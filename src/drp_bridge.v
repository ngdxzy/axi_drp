==> flow/design.v <==
`timescale 1ns/1ns
module drp_bridge #(
    parameter DRP_ADDR_WIDTH       = 10,                
    parameter DRP_DATA_WIDTH       = 16,
    parameter S_AXI_ADDR_WIDTH     = 32,               
    parameter S_AXI_DATA_WIDTH     = 32
)(
    input                             S_AXI_aclk,
    input                             S_AXI_aresetn,
    input  [S_AXI_ADDR_WIDTH-1:0]                   S_AXI_araddr,
    output reg                        S_AXI_arready,
    input                             S_AXI_arvalid,
    input  [2:0]                      S_AXI_arprot,
    input [S_AXI_ADDR_WIDTH-1:0]                    S_AXI_awaddr,
    output reg                        S_AXI_awready,
    input                             S_AXI_awvalid,
    input  [2:0]                      S_AXI_awprot,
    output  [1:0]                  S_AXI_bresp,  
    input                             S_AXI_bready,
    output reg                        S_AXI_bvalid,
    output reg [S_AXI_DATA_WIDTH-1:0] S_AXI_rdata,
    input                             S_AXI_rready,
    output reg                        S_AXI_rvalid,
    output  [1:0]                  S_AXI_rresp,
    input  [S_AXI_DATA_WIDTH-1:0]     S_AXI_wdata,
    output                         S_AXI_wready,
    input                             S_AXI_wvalid,
    input  [S_AXI_DATA_WIDTH/8-1:0]   S_AXI_wstrb,
    output                                      DRP_clk,
    output  reg                                    DRP_en,
    output                                      DRP_we,
    output    [DRP_ADDR_WIDTH-1: 0]             DRP_addr,
    output   reg [DRP_DATA_WIDTH-1: 0]             DRP_di,
    input  [DRP_DATA_WIDTH-1: 0]                DRP_do,
    input                                       DRP_rdy
);  
    reg [DRP_ADDR_WIDTH-1:0] drp_addr_r;
    always @ (posedge S_AXI_aclk or negedge S_AXI_aresetn) begin
        if(!S_AXI_aresetn) begin
            drp_addr_r <= {DRP_ADDR_WIDTH{1'b0}};
        end
        else begin
            case({(S_AXI_arvalid & (~S_AXI_arready)),(S_AXI_awvalid & (~S_AXI_awready))})
                2'b00: begin drp_addr_r <= drp_addr_r; end
                2'b01: begin drp_addr_r <= S_AXI_awaddr[DRP_ADDR_WIDTH + 1:2]; end
                2'b10: begin drp_addr_r <= S_AXI_araddr[DRP_ADDR_WIDTH + 1:2]; end
                2'b11: begin drp_addr_r <= drp_addr_r; end
            endcase
        end
    end
    assign DRP_addr = drp_addr_r;
    reg wr;
    always @ (posedge S_AXI_aclk or negedge S_AXI_aresetn) begin
        if(~S_AXI_aresetn) begin
            wr <= 1'b0;
        end
        else begin
            case({(S_AXI_arvalid & (~S_AXI_arready)),(S_AXI_awvalid & (~S_AXI_awready))})
                2'b00: begin wr <= wr; end
                2'b01: begin wr <= 1'b1; end
                2'b10: begin wr <= 1'b0; end
                2'b11: begin wr <= wr; end
            endcase
        end
    end
    always @ (posedge S_AXI_aclk or negedge S_AXI_aresetn) begin
        if(~S_AXI_aresetn) begin
            S_AXI_awready <= 1'b0;
        end
        else begin
            if(S_AXI_awvalid && (~S_AXI_awready) && S_AXI_wvalid) begin
                S_AXI_awready <= 1;
            end
            else begin
                S_AXI_awready <= 0;
            end
        end
    end
    assign S_AXI_wready = wr?DRP_rdy:1'b0;
    always @ (posedge S_AXI_aclk or negedge S_AXI_aresetn) begin
        if(~S_AXI_aresetn) begin
            DRP_di <= 'b0;
        end
        else begin
            if(S_AXI_wvalid && S_AXI_awvalid && (~S_AXI_awready)) begin
                DRP_di <= S_AXI_wdata[DRP_DATA_WIDTH-1:0];
            end
            else begin
                DRP_di <= DRP_di;
            end
        end
    end
    assign S_AXI_bresp = 2'b00;
    always @ (posedge S_AXI_aclk or negedge S_AXI_aresetn) begin
        if(~S_AXI_aresetn) begin
            S_AXI_bvalid <= 0;
        end
        else begin
            if(DRP_rdy && wr && (~S_AXI_bvalid)) begin
                S_AXI_bvalid <= 1'b1;
            end
            else begin
                if(S_AXI_bvalid && S_AXI_bready) begin
                    S_AXI_bvalid <= 1'b0;
                end
            end
        end
    end
    always @ (posedge S_AXI_aclk or negedge S_AXI_aresetn) begin
        if(~S_AXI_aresetn) begin
            S_AXI_arready <= 1'b0;
        end
        else begin
            if(S_AXI_arvalid && (~S_AXI_arready)) begin
                S_AXI_arready <= 1;
            end
            else begin
                S_AXI_arready <= 0;
            end
        end
    end
    assign S_AXI_rresp = 2'b00;
    always @ (posedge S_AXI_aclk or negedge S_AXI_aresetn) begin
        if(~S_AXI_aresetn) begin
            S_AXI_rdata <= 'b0;
            S_AXI_rvalid <= 1'b0;
        end
        else begin
            if((~wr) && DRP_rdy && (~S_AXI_rvalid)) begin
                S_AXI_rdata <= {'b0,DRP_do};
                S_AXI_rvalid <= 1'b1;
            end
            else if(S_AXI_rvalid && S_AXI_rready) begin
                S_AXI_rdata <= S_AXI_rdata;
                S_AXI_rvalid <= 1'b0;
            end
        end
    end
    always @ (posedge S_AXI_aclk or negedge S_AXI_aresetn) begin
        if(~S_AXI_aresetn) begin
            DRP_en <= 0;
        end
        else begin
            if(S_AXI_arvalid && (~S_AXI_arready)) begin
                DRP_en <= 1;
            end
            else if(S_AXI_awvalid && (~S_AXI_awready) && S_AXI_wvalid) begin               
                DRP_en <= 1;
            end
            else begin
                DRP_en <= 0;
            end
        end
    end
    assign DRP_we = wr;
    assign DRP_clk = S_AXI_aclk;
endmodule
# Tool chain data of drp_bridge
# Tool output for the design above, in the order of the flow.
# Lines are those of the file above, counted from 1.
# Cell names lack the library's common part.
design:
  top: "drp_bridge"
  clk_port: "S_AXI_aclk"
  library: "sky130hd"
  corner: "tt_025C_1v80"

# Word level
# Source: Yosys, flattened and elaborated, memories not mapped. Widths are those after wreduce. Registers that Yosys merges into a memory's read port (data or address) are not register bits. Print and check cells do not count. Equal cells are merged and count once.
word_totals:
  reg_bits: 48
  output_inout_bits: 70
  input_bits: 130
op_classes:
  n_logic: 7
  n_eq: 3
  reduce_and_logical: 15
  muxes: 10
op_table:
  columns: ["cell", "n"]
  rows:
  - ["10-bit parallel mux with 2-bit select", 1]
  - ["1-bit logical AND", 11]
  - ["1-bit 2-to-1 mux", 8]
  - ["1-bit NOT", 5]
  - ["2-bit == test (second input constant)", 2]
  - ["2-bit nonzero test", 2]
  - ["1-bit AND", 2]
  - ["2-bit by 1-bit == test with 1-bit output (second input constant)", 1]
  - ["2-bit logical NOT", 1]
  - ["2-bit OR reduction", 1]
  - ["1-bit parallel mux with 2-bit select", 1]

# Logic depth
# Yosys ltp: most cells in a row. Word level: on the elaborated netlist, between registers, memories and ports. Mapped: between sequential cells and ports; inverters and the memories' decode and read muxes count.
logic_depth:
  word_depth: 5
  abc_area: 0
  depth_mapped: 6
  depth_no_buf: 5

# Netlist
# The flow's flattened synthesis, as Yosys stat reports it; memories are mapped. The netlist is that of the ABC_AREA named above (0 if unset); the other value can give another one.
types:
  columns: ["cell", "n", "type_area_um2"]
  rows:
  - ["dfrtp_1", 48, 1.2E+03]
  - ["mux2_2", 23, 258.998]
  - ["buf_4", 21, 157.651]
  - ["mux2_4", 9, 135.13]
  - ["mux2i_1", 11, 110.106]
  - ["o21ai_0", 12, 60.058]
  - ["nand2_1", 12, 45.043]
  - ["ha_1", 2, 25.024]
  - ["buf_12", 1, 20.019]
  - ["nand3b_4", 1, 20.019]
  - ["nor3b_4", 1, 18.768]
  - ["inv_1", 4, 15.014]
  - ["buf_2", 2, 10.01]
  - ["a21o_2", 1, 8.758]
  - ["clkbuf_1", 2, 7.507]
  - ["nand2b_1", 1, 6.256]
  - ["conb_1", 1, 3.754]
  - ["nor2_1", 1, 3.754]
mapped:
  flip_flops: 48
  area_um2: 2107.0
  stdcells: 153
  seqArea_um2: 1201.2

Wiki page: drp_bridge / flow data

Record of 2 stored runs of the RTL-to-layout flow on drp_bridge, platform sky130hd. The runs are unordered. Constraints: input delay and output delay 20% of the set period each, output load 0.01 pF.
"achieved_period_ns" is the run's clock period less its worst setup slack. It is reckoned from that one timing run; input and output delays stay at 20% of the period that was set.
"worst_setup_path_time_ns" is the time allowed to the run's worst setup path (the clock period less input and output delay, where it has them) less its slack. Clock arrival times count: a late capture clock shortens it, a late launch clock lengthens it.
"power_total_mw" is the tool's figure for a default switching activity; nothing was simulated.

--- record 1 ---
==> flow/run.sh <==
#!/bin/bash
# the make line also repeats the synthesis and layout settings of config.mk as NAME=value (left out here)
make -C /OpenROAD-flow-scripts/flow DESIGN_CONFIG=/design/flow/config.mk WORK_HOME=/design/flow/orfs CLKGATE_MAP_FILE= finish
==> flow/config.mk <==
export PLATFORM = sky130hd
export DESIGN_NAME = drp_bridge
export DESIGN_NICKNAME = drp_bridge
export VERILOG_FILES = /design/flow/design.v
export SDC_FILE = /design/flow/constraint.sdc
export NUM_CORES = 4
export LEC_CHECK = 0
export CAP_MARGIN = 20
export CORE_MARGIN = 2
export CORE_UTILIZATION = 40
export SLEW_MARGIN = 20
==> flow/constraint.sdc <==
create_clock -name core_clock -period 0.856 [get_ports {S_AXI_aclk}]
set_input_delay 0.1712 -clock core_clock [delete_from_list [all_inputs] [get_ports {S_AXI_aclk}]]
set_output_delay 0.1712 -clock core_clock [all_outputs]
set_load 0.01 [all_outputs]

==> results, as YAML <==
results:
  final_stdcell_area_um2: 3768.6
  synth_chip_area_um2: 2107.0
  dieArea_um2: 5863.7
  fin_util_pct: 73.8
  worst_setup_path_time_ns: 1.39
  critical_path_kind: "register to register"
  power_total_mw: 8.475
  achieved_period_ns: 1.394
  worst_setup_slack_ns: -0.538
  setup_tns_ns: -31.372

--- record 2 ---
==> flow/run.sh <==
#!/bin/bash
# the make line also repeats the synthesis and layout settings of config.mk as NAME=value (left out here)
make -C /OpenROAD-flow-scripts/flow DESIGN_CONFIG=/design/flow/config.mk WORK_HOME=/design/flow/orfs CLKGATE_MAP_FILE= finish
==> flow/config.mk <==
export PLATFORM = sky130hd
export DESIGN_NAME = drp_bridge
export DESIGN_NICKNAME = drp_bridge
export VERILOG_FILES = /design/flow/design.v
export SDC_FILE = /design/flow/constraint.sdc
export NUM_CORES = 4
export LEC_CHECK = 0
export ABC_AREA = 1
export CAP_MARGIN = 20
export CELL_PAD_IN_SITES_GLOBAL_PLACEMENT = 3
export CORE_ASPECT_RATIO = 0.64
export CORE_MARGIN = 2
export CORE_UTILIZATION = 28
export CTS_CLUSTER_DIAMETER = 128
export HOLD_SLACK_MARGIN = 0.2
export MIN_ROUTING_LAYER = met1
export PLACE_DENSITY_LB_ADDON = 0.0
export SETUP_SLACK_MARGIN = 0.33
export SLEW_MARGIN = 20
==> flow/constraint.sdc <==
create_clock -name core_clock -period 1.19 [get_ports {S_AXI_aclk}]
set_input_delay 0.2380 -clock core_clock [delete_from_list [all_inputs] [get_ports {S_AXI_aclk}]]
set_output_delay 0.2380 -clock core_clock [all_outputs]
set_load 0.01 [all_outputs]

==> results, as YAML <==
results:
  final_stdcell_area_um2: 4398.0
  synth_chip_area_um2: 2238.4
  dieArea_um2: 8743.7
  fin_util_pct: 55.9
  worst_setup_path_time_ns: 1.08
  critical_path_kind: "register to output"
  power_total_mw: 7.164
  achieved_period_ns: 1.316
  worst_setup_slack_ns: -0.126
  setup_tns_ns: -2.331
